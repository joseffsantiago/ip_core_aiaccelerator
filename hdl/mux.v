==> flow/design.v <==
module mux(din, clk, sel, dout0, dout1, dout2, dout3, dout4, dout5, dout6, dout7);
input[31:0] din;
input[2:0] sel;
input clk;
output reg [31:0] dout0, dout1, dout2, dout3, dout4, dout5, dout6, dout7;
 always@(posedge clk)begin 
    case(sel)  
        3'b000: dout0<=din;
        3'b001: dout1<=din;
        3'b010: dout2<=din;
        3'b011: dout3<=din;
        3'b100: dout4<=din;
        3'b101: dout5<=din;
        3'b110: dout6<=din;
        3'b111: dout7<=din;
        default: begin  dout7<=32'b0; dout6<=32'b0; dout5<=32'b0; dout4<=32'b0; 
                        dout3<=32'b0; dout2<=32'b0; dout1<=32'b0; dout0<=32'b0; end
    endcase
end
endmodule
* Step by step through the tools: mux
The steps from the RTL of mux to its reports follow in flow order. Line numbers count from 1 in the design file above. Operators carry their Yosys type and port widths (W data, S select, Z words). Library cell names are shortened. Not given: -
Inputs: top module mux, clock input clk, cell library sky130hd, corner tt_025C_1v80

* Word-level counts
Counts by Yosys on the flattened word-level netlist (proc, flatten, opt, wreduce; memories kept). Register bits leave out memories and registers merged into their read ports (data or address); mux counts leave out enables and synchronous resets folded into registers. Print and check cells are left out. Cells with the same type and inputs are merged into one.
Word-level totals: register bits 256, input port bits 36, cells after elaboration 16
Cells by class: equality and inequality tests 7, reductions and logical operators 1
Operator list (count):
- $eq A3 B3 Y1 const B | 4
- $eq A3 B2 Y1 const B | 2
- $eq A3 B1 Y1 const B | 1
- $logic_not A3 Y1 | 1

* Logic depth
Longest topological path by Yosys (ltp), each cell counted once; first at word level (registers and memories cut), then after technology mapping (sequential cells cut; the memories' decode and read muxes count).
Logic depth: word-level depth 1, ABC_AREA 0, gate-level depth with buffers 1

* Netlist
The flow's flattened synthesis, as Yosys stat reports it; memories are mapped. The netlist is that of the ABC_AREA named above (0 if unset); the other value can give another one. Totals and module areas in this step are rounded.
Cell types:
- edfxtp_1 | count 256, total area 7.69E+03 µm²
- and3b_2 | count 3, total area 30.029 µm²
- nor3b_1 | count 3, total area 22.522 µm²
- and3_2 | count 1, total area 7.507 µm²
- nor3_1 | count 1, total area 5.005 µm²
Mapped netlist: cells in the netlist 264, synthesis area 7800 µm², sequential part of the area 7700 µm², mapped flip-flops 256, buffer cells 0

* Timing after synthesis
Path of least setup slack by OpenSTA after synthesis, without wires, with an ideal clock, recovery checks aside; 20% of the period is set as input and as output delay. Where synthesis merged equal registers, the netlist keeps one of their names.
Timing path post-synthesis: path type input-to-reg, start point input sel[1], end point register dout1[0], period 3.9 ns, setup time 0.468 ns, launch time at the first pin 0.780 ns, arrival time 3.183 ns, path slack 0.249 ns, delay of the path 2.871 ns, stages 1, buffers on the path 0, period reached after synthesis 3.651 ns
"delay of the path" is the arrival time less input delay plus setup time. "stages": output pins that drive a net of the path, with the launching flip-flop's if there is one; two outputs of one cell count as two. "period reached after synthesis" is the clock period less the worst setup slack; recovery checks do not enter. This is arithmetic on one report: input and output delays are still those of the set period (20% each). The rows between start and end are the longest chain of elaborated cells between them; the timing report does not say that the signal goes this way. Where chains are equally long, one stands for them. Each line given opens the expression or statement behind the cell; cells for indexed reads and writes are added by Yosys, which also makes memories of some case tables.
On the way, post-synthesis: cell sequence nor3b_1, cells in the longest elaborated chain 1, elaborated cells on any way between the ends 1, RTL lines with such cells 1
Ends and longest elaborated chain, post-synthesis:
- start: declaration | line 3 | input[2:0] sel;
- $eq A3 B1 Y1 | line 7 | case(sel)
- end: assignment | line 9 | 3'b001: dout1<=din;
- end: assignment | line 17 | dout3<=32'b0; dout2<=32'b0; dout1<=32'b0; dout0<=32'b0; end
- end: declaration | line 5 | output reg [31:0] dout0, dout1, dout2, dout3, dout4, dout5, dout6, dout7;

* Timing after layout
From the final timing report of flow run 2: the path of least setup slack in the routed layout; clock arrival at registers is part of the times.
Timing path post-layout: path type input-to-reg, start point input sel[1], end point register dout7[2], period 3.47 ns, setup time 0.33 ns, launch time at the first pin 0.69 ns, arrival time 2.34 ns, path slack 1.32 ns, stages 3, buffers on the path 2
The rows between start and end are the longest chain of elaborated cells between them; the timing report does not say that the signal goes this way. Where chains are equally long, one stands for them.
On the way, post-layout: cell sequence clkdlybuf4s50_1 -> and3_2 -> buf_4, cells in the longest elaborated chain 1, elaborated cells on any way between the ends 1, RTL lines with such cells 1
Ends and longest elaborated chain, post-layout:
- start: declaration | line 3 | input[2:0] sel;
- $eq A3 B3 Y1 | line 7 | case(sel)
- end: assignment | line 15 | 3'b111: dout7<=din;
- end: assignment | line 16 | default: begin  dout7<=32'b0; dout6<=32'b0; dout5<=32'b0; dout4<=32'b0;
- end: declaration | line 5 | output reg [31:0] dout0, dout1, dout2, dout3, dout4, dout5, dout6, dout7;

--- measured runs ---
2 stored runs of mux in the flow (synthesis by Yosys, layout by OpenROAD, sky130hd cells), in arbitrary order. Constraints: input delay and output delay 20% of the set period each, output load 0.01 pF.
By "reached clock period" is meant the clock period of the run minus its worst setup slack. This is arithmetic on one report: input and output delays are still those of the set period (20% each).
"critical setup path time" means the part of the period allowed to the worst setup path (the constraints hold back 20% at inputs and 20% at outputs) less its slack; where the path has registers, the arrival times of their clocks count too.
By "power consumption" is meant OpenSTA's value without simulated activity: inputs other than the clock are taken to toggle once in ten clock periods, and the tool carries that through the logic.
Measured values are rounded.

* Flow run 1 | settings: period_ns 3.94; CORE_UTILIZATION 69; PLACE_DENSITY_LB_ADDON 0.02; CORE_MARGIN 10; CELL_PAD_IN_SITES_DETAIL_PLACEMENT 2; TNS_END_PERCENT 100; ABC_AREA 0; MIN_ROUTING_LAYER met1; MAX_ROUTING_LAYER met5; CAP_MARGIN 20; SLEW_MARGIN 20 | did not finish, placement stopped with a tool error
* Flow run 2 | settings: period_ns 3.47; CORE_UTILIZATION 23; PLACE_DENSITY 0.6; CELL_PAD_IN_SITES_GLOBAL_PLACEMENT 1; TNS_END_PERCENT 5; ABC_AREA 0; GPL_ROUTABILITY_DRIVEN 1; CTS_CLUSTER_DIAMETER 205; CAP_MARGIN 0; SLEW_MARGIN 10; CORE_MARGIN 2 | results: reached clock period 2.149 ns; worst setup slack after layout 1.3 ns; post-route setup TNS 0.000 ns; critical setup path time 1.46 ns; worst path kind input-to-reg; total die area 35000 µm²; std-cell area (final layout) 12000 µm²; worst hold slack in the final report 0.89 ns; synthesized cell area 7800 µm²; power consumption 6.7 mW; utilization after routing 36%
--- end ---
